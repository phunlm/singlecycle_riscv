==> flow/design.v <==
module BCDto7Seg(in1, in2, in3, in4, out1, out2, out3, out4);
input logic [6:0] in1, in2, in3, in4;
output logic [6:0] out1, out2, out3, out4;
converter conv1(.in(in1), .out(out1));
converter conv2(.in(in2), .out(out2));
converter conv3(.in(in3), .out(out3));
converter conv4(.in(in4), .out(out4));
endmodule
module converter(in, out);
input logic [6:0] in;
output logic [6:0] out;
parameter A = 10;
parameter B = 11;
parameter C = 12;
parameter D = 13;
parameter E = 14;
parameter F = 15;
always @(in) begin
	case(in)
		7'd0: out = 7'b1000000;
		7'd1: out = 7'b1111001;
		7'd2: out = 7'b0100100;
		7'd3: out = 7'b0110000;
		7'd4: out = 7'b0011001;
		7'd5: out = 7'b0010010;
		7'd6: out = 7'b0000010;
		7'd7: out = 7'b1111000;
		7'd8: out = 7'b0000000;
		7'd9: out = 7'b0011000;
			A: out = 7'b0001000;
			B:	out = 7'b0000011;
			C: out = 7'b1000110;
			D: out = 7'b0100001;
			E: out = 7'b0000110;
			F: out = 7'b0001110;
		default: out = 7'b0000000;
	endcase
end
endmodule: converter
module lsu(i_clk, i_reset_n, i_lsu_addr, i_st_data, i_lsu_wren, o_ld_data, o_io_ledr, o_io_ledg, o_io_lcd, i_io_sw, i_io_btn, o_io_hex0, o_io_hex1, o_io_hex2, o_io_hex3, o_io_hex4, o_io_hex5, o_io_hex6, o_io_hex7,
 addr_to_sram, sramdq, sramcen, sramwen, sramlbn, sramubn, sramoen);
input logic i_clk, i_reset_n;
input logic[31:0]i_lsu_addr;
input logic[31:0]i_st_data;
input logic[31:0]i_io_sw;
input logic[3:0]i_io_btn;
input logic i_lsu_wren;
output logic [31:0] o_ld_data, o_io_ledr, o_io_ledg, o_io_lcd;
output logic [6:0] o_io_hex0;  
output logic [6:0] o_io_hex1;  
output logic [6:0] o_io_hex2;  
output logic [6:0] o_io_hex3;  
output logic [6:0] o_io_hex4;  
output logic [6:0] o_io_hex5;  
output logic [6:0] o_io_hex6;  
output logic [6:0] o_io_hex7;  
output logic [17:0] addr_to_sram;
output wire [15:0] sramdq;
output logic sramcen;
output logic sramwen;
output logic sramlbn;
output logic sramubn;
output logic sramoen;
parameter [31:0] switch_addr = 32'h7800;
parameter [31:0] red_addr = 32'h7000;
parameter [31:0] green_addr = 32'h7010;
parameter [31:0] hex0_addr = 32'h7020;
parameter [31:0] hex4_addr = 32'h7024;
parameter [31:0] button_addr = 32'h7810;
logic [3:0][7:0] led_red;
logic [3:0][7:0] led_green;
logic [31:0] switch;
logic [3:0] button;
logic [3:0][6:0] hex0;
logic [3:0][6:0] hex4;
logic [7:0][6:0] o_io_hex_t;
logic [31:0] o_ld_data_io;
logic [31:0] o_ld_data_sram;
logic [3:0][6:0] hex0_conv;
logic [3:0][6:0] hex4_conv;
assign o_io_hex0 = o_io_hex_t[0];
assign o_io_hex1 = o_io_hex_t[1];
assign o_io_hex2 = o_io_hex_t[2];
assign o_io_hex3 = o_io_hex_t[3];
assign o_io_hex4 = o_io_hex_t[4];
assign o_io_hex5 = o_io_hex_t[5];
assign o_io_hex6 = o_io_hex_t[6];
assign o_io_hex7 = o_io_hex_t[7];
logic [17:0] sram_addr;
assign sram_addr = i_lsu_addr[31:14];  
BCDto7Seg bcdconv(.in1(hex0[0]),
						.in2(hex0[1]),
						.in3(hex0[2]),
						.in4(hex0[3]),
						.out1(hex0_conv[0]),
						.out2(hex0_conv[1]),
						.out3(hex0_conv[2]),
						.out4(hex0_conv[3]));
BCDto7Seg bcdconv1(.in1(hex4[0]),
						.in2(hex4[1]),
						.in3(hex4[2]),
						.in4(hex4[3]),
						.out1(hex4_conv[0]),
						.out2(hex4_conv[1]),
						.out3(hex4_conv[2]),
						.out4(hex4_conv[3]));
sram_IS61WV25616_controller_32b_3lr sramcontroller(.i_ADDR(sram_addr),
                                                   .i_WDATA(i_st_data),
                                                   .i_BMASK(4'b1111),               
                                                   .i_WREN(i_lsu_wren),
                                                   .i_RDEN(~i_lsu_wren),
                                                   .o_RDATA(o_ld_data_sram),
                                                   .o_ACK(),
                                                   .SRAM_ADDR(addr_to_sram),
                                                   .SRAM_DQ(sramdq),
                                                   .SRAM_CE_N(sramcen),
                                                   .SRAM_WE_N(sramwen),
                                                   .SRAM_LB_N(sramlbn),
                                                   .SRAM_UB_N(sramubn),
                                                   .SRAM_OE_N(sramoen),
                                                   .i_clk(i_clk),
                                                   .i_reset(i_reset_n));
logic [31:0] addr;
assign addr = {i_lsu_addr[31:2],2'b00};
always @(posedge i_clk) begin 
	o_io_ledr <= led_red & 32'h0001FFFF;     
	o_io_ledg <= led_green & 32'h000000FF;   
	o_io_hex_t <= {hex4_conv, hex0_conv};
	switch <= i_io_sw;
	button <= i_io_btn;
end
always @(posedge i_clk or negedge i_reset_n) begin
	if (!i_reset_n) begin
		led_red <= 32'h0000;
		led_green <= 32'h0000;
		hex0 <= 32'h0000;
 		hex4 <= 32'h0000;
	end
	else begin
	if (i_lsu_wren) begin
		if (addr == red_addr) begin    
			led_red[0] <= i_st_data[7:0];
			led_red[1] <= i_st_data[15:8];
			led_red[2] <= i_st_data[23:16];
			led_red[3] <= i_st_data[31:24];
		end
		else if (addr == green_addr) begin
			led_green[0] <= i_st_data[7:0];
			led_green[1] <= i_st_data[15:8];
			led_green[2] <= i_st_data[23:16];
			led_green[3] <= i_st_data[31:24];
		end
		else if (addr == hex0_addr) begin
			hex0[0] <= i_st_data[6:0];
			hex0[1] <= i_st_data[14:8];
			hex0[2] <= i_st_data[22:16];
			hex0[3] <= i_st_data[30:24];
			end
		else if (addr == hex4_addr) begin
			hex4[0] <= i_st_data[6:0];
			hex4[1] <= i_st_data[14:8];
			hex4[2] <= i_st_data[22:16];
			hex4[3] <= i_st_data[30:24];end
		else begin
			led_red <= 32'h0000;
			led_green <= 32'h0000;
			hex0 <= 32'h0000;
			hex4 <= 32'h0000;
		end
	end
	end
end
	always @(addr) begin
		if (addr == red_addr) begin    
			o_ld_data = led_red;
		end
		else if (addr == green_addr) begin
			o_ld_data = led_green;
		end
		else if (addr == hex0_addr) begin
			o_ld_data = hex0;
			end
		else if (addr == hex4_addr) begin
			o_ld_data = hex4;
			end
		else if (addr == switch_addr) begin
			o_ld_data = switch; 
		end
		else if (addr == button_addr) begin
			o_ld_data = button;end
		else begin
			o_ld_data = o_ld_data_sram;
		end
end
endmodule
module sram_IS61WV25616_controller_32b_3lr (
  input  logic [17:0]   i_ADDR   ,
  input  logic [31:0]   i_WDATA  ,
  input  logic [ 3:0]   i_BMASK  ,
  input  logic          i_WREN   ,
  input  logic          i_RDEN   ,
  output logic [31:0]   o_RDATA  ,
  output logic          o_ACK    ,
  output logic [17:0]   SRAM_ADDR,
  inout  wire  [15:0]   SRAM_DQ  ,
  output logic          SRAM_CE_N,
  output logic          SRAM_WE_N,
  output logic          SRAM_OE_N,
  output logic          SRAM_LB_N,
  output logic          SRAM_UB_N,
  input logic i_clk,
  input logic i_reset
);
  typedef enum logic [2:0] {
      StIdle
    , StWrite
    , StWriteAck
    , StRead0
    , StRead1
    , StReadAck
  } sram_state_e;
  sram_state_e sram_state_d;
  sram_state_e sram_state_q;
  logic [17:0] addr_d;
  logic [17:0] addr_q;
  logic [31:0] wdata_d;
  logic [31:0] wdata_q;
  logic [31:0] rdata_d;
  logic [31:0] rdata_q;
  logic [ 3:0] bmask_d;
  logic [ 3:0] bmask_q;
  logic [15:0] DIN;
  logic [15:0] DOUT;
  always_comb begin : proc_detect_state
    case (sram_state_q)
      StIdle, StWriteAck, StReadAck: begin
        if (i_WREN ~^ i_RDEN) begin
          sram_state_d = StIdle;
          addr_d       = addr_q;
          wdata_d      = wdata_q;
          rdata_d      = rdata_q;
          bmask_d      = bmask_q;
        end
        else begin
          sram_state_d = i_WREN ? StWrite : StRead0;
          addr_d       = i_ADDR & 18'h3FFFE;
          wdata_d      = i_WREN ? i_WDATA : wdata_q;
          rdata_d      = rdata_q;
          bmask_d      = i_BMASK;
        end
      end
      StWrite: begin
        sram_state_d = StWriteAck;
        addr_d       = addr_q | 18'h1;
        wdata_d      = wdata_q >> 16;
        rdata_d      = rdata_q;
        bmask_d      = bmask_q;
      end
      StRead0: begin
        sram_state_d = StRead1;
        addr_d       = addr_q | 18'h1;
        wdata_d      = wdata_q;
        rdata_d      = {rdata_q[31:16], DIN};
        bmask_d      = bmask_q;
      end
      StRead1: begin
        sram_state_d = StReadAck;
        addr_d       = addr_q;
        wdata_d      = wdata_q;
        rdata_d      = {DIN, rdata_q[15:0]};
        bmask_d      = bmask_q;
      end
      default: begin
        sram_state_d = StIdle;
        addr_d       = '0;
        wdata_d      = '0;
        rdata_d      = '0;
        bmask_d      = '0;
      end
    endcase
  end
  always_ff @(posedge i_clk) begin
    if (!i_reset) begin
      sram_state_q <= StIdle;
    end
    else begin
      sram_state_q <= sram_state_d;
    end
  end
  always_ff @(posedge i_clk) begin
    if (!i_reset) begin
      addr_q  <= '0;
      wdata_q <= '0;
      rdata_q <= '0;
      bmask_q <= 4'b0000;
    end
    else begin
      addr_q  <= addr_d;
      wdata_q <= wdata_d;
      rdata_q <= rdata_d;
      bmask_q <= bmask_d;
    end
  end
  always_comb begin : proc_output_to_sram
    SRAM_ADDR = addr_q;
    case (sram_state_q)
      StWrite: begin
        DOUT      = wdata_q[15:0];
        SRAM_WE_N = 1'b0;
        SRAM_OE_N = 1'b1;
        SRAM_CE_N = 1'b0;
        {SRAM_UB_N, SRAM_LB_N} = ~bmask_q[1:0];
      end
      StWriteAck: begin
        DOUT      = wdata_q[15:0];
        SRAM_WE_N = 1'b0;
        SRAM_OE_N = 1'b1;
        SRAM_CE_N = 1'b0;
        {SRAM_UB_N, SRAM_LB_N} = ~bmask_q[3:2];
      end
      StRead0: begin
        DOUT      = 'z;
        SRAM_WE_N = 1'b1;
        SRAM_OE_N = 1'b0;
        SRAM_CE_N = 1'b0;
        {SRAM_UB_N, SRAM_LB_N} = ~bmask_q[1:0];
      end
      StRead1: begin
        DOUT      = 'z;
        SRAM_WE_N = 1'b1;
        SRAM_OE_N = 1'b0;
        SRAM_CE_N = 1'b0;
        {SRAM_UB_N, SRAM_LB_N} = ~bmask_q[3:2];
      end
      StReadAck: begin
        DOUT      = 'z;
        SRAM_WE_N = 1'b1;
        SRAM_OE_N = 1'b1;
        SRAM_CE_N = 1'b1;
        {SRAM_UB_N, SRAM_LB_N} = 2'b11;
      end
      default: begin
        DOUT      = 'z;
        SRAM_WE_N = 1'b1;
        SRAM_OE_N = 1'b1;
        SRAM_CE_N = 1'b1;
        {SRAM_UB_N, SRAM_LB_N} = 2'b11;
      end
    endcase
  end
  assign  SRAM_DQ = DOUT;
  assign  DIN = SRAM_DQ;
  always_comb begin : proc_output_to_lsu
    o_RDATA = rdata_q;
    o_ACK  = (sram_state_q == StWriteAck) || (sram_state_q == StReadAck);
  end
endmodule : sram_IS61WV25616_controller_32b_3lr
From RTL to reports: lsu
The steps from the RTL of lsu to its reports follow in flow order.
Line numbers count from 1 in the design file above.
Cell names lack the library's common part.
{"block": "design", "top": "lsu", "clock_port": "i_clk", "cell_library": "sky130hd", "lib_corner": "tt_025C_1v80"}

After elaboration
Counts by Yosys on the flattened word-level netlist (proc, flatten, opt, wreduce; memories kept). Register bits leave out memories and registers merged into their read ports (data or address). Print and check cells are left out. Cells with the same type and inputs are merged into one.
Yosys's memory passes give these memory sizes; they may raise the number of words (mostly to a power of two), join words into wider ones and drop unused or constant bits.
{"block": "word_totals", "mem_count": 8, "inputBits": 103, "clocked_rd_ports_x_width": 56, "out_inout_bits": 223, "rom_bits": 896, "reg_bits": 270}
{"block": "memory_table", "name": "(name not given)", "size": 16, "width": 7, "rd": 1, "write_ports": 0, "line_no": 19, "source": "case(in)"}
{"block": "memory_table", "name": "(name not given)", "size": 16, "width": 7, "rd": 1, "write_ports": 0, "line_no": 19}
{"block": "memory_table", "name": "(name not given)", "size": 16, "width": 7, "rd": 1, "write_ports": 0, "line_no": 19}
{"block": "memory_table", "name": "(name not given)", "size": 16, "width": 7, "rd": 1, "write_ports": 0, "line_no": 19}
{"block": "memory_table", "name": "(name not given)", "size": 16, "width": 7, "rd": 1, "write_ports": 0, "line_no": 19}
{"block": "memory_table", "name": "(name not given)", "size": 16, "width": 7, "rd": 1, "write_ports": 0, "line_no": 19}
Further memories, not shown: 2.
{"block": "op_classes", "n_reduce_logical": 35, "n_mux": 42, "equal": 19, "logic": 13}
{"block": "ops", "op": "32-bit 2-to-1 mux", "count": 8}
{"block": "ops", "op": "32-bit case mux with 3-bit select", "count": 2}
{"block": "ops", "op": "30-bit by 13-bit equality test with 1-bit output with constant B", "count": 6}
{"block": "ops", "op": "8-bit 2-to-1 mux", "count": 11}
{"block": "ops", "op": "7-bit 2-to-1 mux", "count": 9}
{"block": "ops", "op": "18-bit case mux with 3-bit select", "count": 1}
{"block": "ops", "op": "3-bit logical NOT", "count": 9}
{"block": "ops", "op": "18-bit 2-to-1 mux", "count": 1}
{"block": "ops", "op": "2-bit inequality test with constant B", "count": 8}
{"block": "ops", "op": "4-bit AND reduction", "count": 4}
{"block": "ops", "op": "16-bit 2-to-1 mux", "count": 1}
{"block": "ops", "op": "3-bit case mux with 4-bit select", "count": 1}
{"block": "ops", "op": "1-bit NOT", "count": 10}
{"block": "ops", "op": "1-bit logical NOT", "count": 8}
{"block": "ops", "op": "2-bit AND reduction", "count": 4}
{"block": "ops", "op": "2-bit OR reduction", "count": 4}
{"block": "ops", "op": "4-bit OR reduction", "count": 2}
{"block": "ops", "op": "4-bit case mux with 2-bit select", "count": 1}
{"block": "ops", "op": "3-bit by 2-bit equality test with 1-bit output with constant B", "count": 2}
{"block": "ops", "op": "3-bit equality test with constant B", "count": 2}
{"block": "ops", "op": "3-bit AND reduction", "count": 2}
{"block": "ops", "op": "3-bit OR reduction", "count": 2}
{"block": "ops", "op": "2-bit NOT", "count": 2}
{"block": "ops", "op": "2-bit case mux with 2-bit select", "count": 1}
{"block": "ops", "op": "4-bit 2-to-1 mux", "count": 1}
{"block": "ops", "op": "3-bit by 1-bit equality test with 1-bit output with constant B", "count": 1}
{"block": "ops", "op": "3-bit 2-to-1 mux", "count": 1}
{"block": "ops", "op": "1-bit 2-to-1 mux", "count": 3}
Not listed: further kinds 2, cells in them 2.

Logic depth
Yosys ltp: most cells in a row. Word level: on the elaborated netlist, between registers, memories and ports. Mapped: between sequential cells and ports; inverters and the memories' decode and read muxes count.
{"block": "depth", "ltp_word": 7, "abc_area": 0, "ltp_mapped": 8, "ltp_nobuf": 6}

After synthesis
Yosys stat after the flow's synthesis: flattened, memories mapped to cells. It holds for the ABC_AREA given above (unset counts as 0); a run with the other value may have another netlist.
{"block": "mapped", "buf_cells": 224, "cell_count": 1629, "synth_area_um2": 15014.4, "ffs": 326, "sequential_area_um2": 7126.8}
{"block": "by_type", "cell": "dfxtp_1", "count": 206, "area_total_um2": 4.12E+03}
{"block": "by_type", "cell": "dfrtp_1", "count": 120, "area_total_um2": 3002.88}
{"block": "by_type", "cell": "a22o_1", "count": 104, "area_total_um2": 910.874}
{"block": "by_type", "cell": "buf_4", "count": 99, "area_total_um2": 743.213}
{"block": "by_type", "cell": "a21oi_1", "count": 148, "area_total_um2": 740.71}
{"block": "by_type", "cell": "ha_1", "count": 40, "area_total_um2": 500.48}
{"block": "by_type", "cell": "nand2_1", "count": 129, "area_total_um2": 484.214}
{"block": "by_type", "cell": "nor2_1", "count": 125, "area_total_um2": 469.2}
{"block": "by_type", "cell": "o21ai_0", "count": 85, "area_total_um2": 425.408}
{"block": "by_type", "cell": "mux2i_1", "count": 42, "area_total_um2": 420.403}
{"block": "by_type", "cell": "a211oi_1", "count": 53, "area_total_um2": 397.882}
{"block": "by_type", "cell": "nand3_1", "count": 76, "area_total_um2": 380.365}
{"block": "by_type", "cell": "clkbuf_1", "count": 89, "area_total_um2": 334.07}
{"block": "by_type", "cell": "o22ai_1", "count": 52, "area_total_um2": 325.312}
{"block": "by_type", "cell": "nor2b_1", "count": 40, "area_total_um2": 250.24}
{"block": "by_type", "cell": "a22oi_1", "count": 22, "area_total_um2": 165.158}
{"block": "by_type", "cell": "buf_2", "count": 23, "area_total_um2": 115.11}
{"block": "by_type", "cell": "inv_1", "count": 28, "area_total_um2": 105.101}
Not listed: further types 36, cells in them 148.
By module: a second synthesis without flattening, with its own total; a netlist apart from the flattened one above.
{"block": "unflattened", "hier_cells": 1594, "area_unflattened_um2": 15672.5}
Rows give one instance, submodules left out.
{"block": "modules", "mod": "lsu", "n_inst": 1, "mod_area_um2": 9222.6, "mod_seq_area_um2": 5345.1, "n_cells": 804}
{"block": "modules", "mod": "sram_IS61WV25616_controller_32b_3lr", "n_inst": 1, "mod_area_um2": 3837.4, "mod_seq_area_um2": 1841.8, "n_cells": 446}
{"block": "modules", "mod": "converter", "n_inst": 8, "mod_area_um2": 326.6, "mod_seq_area_um2": 0.0, "n_cells": 43}
{"block": "modules", "mod": "BCDto7Seg", "n_inst": 2, "mod_area_um2": 0.0, "mod_seq_area_um2": 0.0, "n_cells": 0}

Worst setup path after synthesis
Path of least setup slack by OpenSTA after synthesis, without wires, with an ideal clock, recovery checks aside; 20% of the period is set as input and as output delay. Where synthesis merged equal registers, the netlist keeps one of their names.
{"block": "synth_path", "path_kind": "input to output", "from": "in i_lsu_addr[7]", "to": "out o_ld_data[1]", "arrival_time_ns": 2.526, "stages": 7, "t_first_pin_ns": 0.854, "slack_ns": 0.890, "in_delay_ns": 0.854, "tclk_ns": 4.27, "delay_ns": 1.672, "synth_period_reached_ns": 3.38}
"delay_ns" = arrival - input delay + setup time.
A path that ends at an output port has no setup time.
"stages" counts driving pins, that of a launching flip-flop among them; a cell with two outputs on the path counts twice.
"synth_period_reached_ns" is the clock period less the worst setup slack; recovery checks do not enter. This is arithmetic on one report: input and output delays are still those of the set period (20% each).
The rows between start and end are the longest chain of elaborated cells between them; the timing report does not say that the signal goes this way. Where chains are equally long, one stands for them.
A line is the first line of the expression or statement that the cell stems from. Yosys adds cells for indexed reads and writes and turns some case tables into memories.
{"block": "synth_between", "cell_sequence": "nor4_4 > nand4_2 > or3_1 > buf_2 > buf_6 > mux2i_1 > o31ai_1", "elab_chain_cells": 7, "cells_between": 12, "classes_between": "6 x eq/ne; 6 x mux"}
{"block": "synth_rtl", "element": "start: declaration", "line_no": 43, "source": "input logic[31:0]i_lsu_addr;"}
{"block": "synth_rtl", "element": "30-bit by 13-bit equality test with 1-bit output", "line_no": 189, "source": "else if (addr == button_addr) begin"}
{"block": "synth_rtl", "element": "32-bit 2-to-1 mux", "line_no": 189}
{"block": "synth_rtl", "element": "32-bit 2-to-1 mux", "line_no": 186, "source": "else if (addr == switch_addr) begin"}
{"block": "synth_rtl", "element": "32-bit 2-to-1 mux", "line_no": 183, "source": "else if (addr == hex4_addr) begin"}
{"block": "synth_rtl", "element": "32-bit 2-to-1 mux", "line_no": 180, "source": "else if (addr == hex0_addr) begin"}
{"block": "synth_rtl", "element": "32-bit 2-to-1 mux", "line_no": 177, "source": "else if (addr == green_addr) begin"}
{"block": "synth_rtl", "element": "32-bit 2-to-1 mux", "line_no": 174, "source": "if (addr == red_addr) begin"}
{"block": "synth_rtl", "element": "end: declaration", "line_no": 48, "source": "output logic [31:0] o_ld_data, o_io_ledr, o_io_ledg, o_io_lcd;"}

Path in the finished layout
From the final timing report of record 1: the path of least setup slack in the routed layout; clock arrival at registers is part of the times.
{"block": "layout_path", "path_kind": "input to output", "from": "in i_lsu_addr[6]", "to": "out o_ld_data[7]", "arrival_time_ns": 2.22, "t_first_pin_ns": 0.39, "slack_ns": -0.66, "in_delay_ns": 0.39, "tclk_ns": 1.95, "stages": 11}
The rows between start and end are the longest chain of elaborated cells between them; the timing report does not say that the signal goes this way. Where chains are equally long, one stands for them.
{"block": "layout_between", "cell_sequence": "buf_6 > nor4_4 > buf_4 > nand4_4 > or3_4 > buf_6 > buf_12 > buf_12 > a21oi_4 > a211oi_2 > buf_2", "elab_chain_cells": 7, "cells_between": 12, "classes_between": "6 x eq/ne; 6 x mux"}
{"block": "layout_rtl", "element": "start: declaration", "line_no": 43, "source": "input logic[31:0]i_lsu_addr;"}
{"block": "layout_rtl", "element": "30-bit by 13-bit equality test with 1-bit output", "line_no": 189, "source": "else if (addr == button_addr) begin"}
{"block": "layout_rtl", "element": "32-bit 2-to-1 mux", "line_no": 189}
{"block": "layout_rtl", "element": "32-bit 2-to-1 mux", "line_no": 186, "source": "else if (addr == switch_addr) begin"}
{"block": "layout_rtl", "element": "32-bit 2-to-1 mux", "line_no": 183, "source": "else if (addr == hex4_addr) begin"}
{"block": "layout_rtl", "element": "32-bit 2-to-1 mux", "line_no": 180, "source": "else if (addr == hex0_addr) begin"}
{"block": "layout_rtl", "element": "32-bit 2-to-1 mux", "line_no": 177, "source": "else if (addr == green_addr) begin"}
{"block": "layout_rtl", "element": "32-bit 2-to-1 mux", "line_no": 174, "source": "if (addr == red_addr) begin"}
{"block": "layout_rtl", "element": "end: declaration", "line_no": 48, "source": "output logic [31:0] o_ld_data, o_io_ledr, o_io_ledg, o_io_lcd;"}

Measured data: module lsu, platform sky130hd, 2 stored runs of the flow under differing settings, order arbitrary. Input and output delays are each 20% of the period that was set; the output load is 0.01 pF.
"timing.achieved_period_ns" = clock period - worst setup slack. The figure is calculated, with input and output delays left at 20% of the set period.
By "worst_setup_path_time_ns" is meant the share of the clock period that the worst setup path is allowed (20% is reserved at inputs, 20% at outputs), minus its slack. Clock arrival times at its registers enter into it.
"design_power_mw": no workload was simulated; the value follows from the tool's default switching activity.

{"run": "record 1", "settings": { "period_ns": 1.95, "CORE_UTILIZATION": 28, "SETUP_SLACK_MARGIN": -0.05, "PLACE_DENSITY_LB_ADDON": 0.05, "HOLD_SLACK_MARGIN": 0.25, "CORE_ASPECT_RATIO": 1.47, "CELL_PAD_IN_SITES_GLOBAL_PLACEMENT": 3, "CELL_PAD_IN_SITES_DETAIL_PLACEMENT": 2, "TNS_END_PERCENT": 15, "GPL_ROUTABILITY_DRIVEN": 1, "CAP_MARGIN": 5, "SLEW_MARGIN": 35, "CORE_MARGIN": 2 }, "results": { "worst_setup_path_time_ns": 1.83, "worst_setup_path_type": "input to output", "worst_setup_slack_ns": -0.665, "tns_setup_ns": -29.776, "final_util_pct": 42.0, "stdcell_area_um2": 22177.5, "design_die_area_um2": 55525.4, "synthArea_um2": 15014.4, "hold_worst_slack_ns": 0.246, "design_power_mw": 16.301, "timing.achieved_period_ns": 2.615 }}
{"run": "record 2", "settings": { "period_ns": 2.2, "CORE_UTILIZATION": 58, "PLACE_DENSITY_LB_ADDON": 0.21, "CELL_PAD_IN_SITES_DETAIL_PLACEMENT": 1, "ABC_AREA": 1, "GPL_TIMING_DRIVEN": 0, "CAP_MARGIN": 5, "MIN_ROUTING_LAYER": "met2", "CORE_MARGIN": 2, "SLEW_MARGIN": 20 }, "outcome": "did not finish, placement stopped with DPL-0033"}
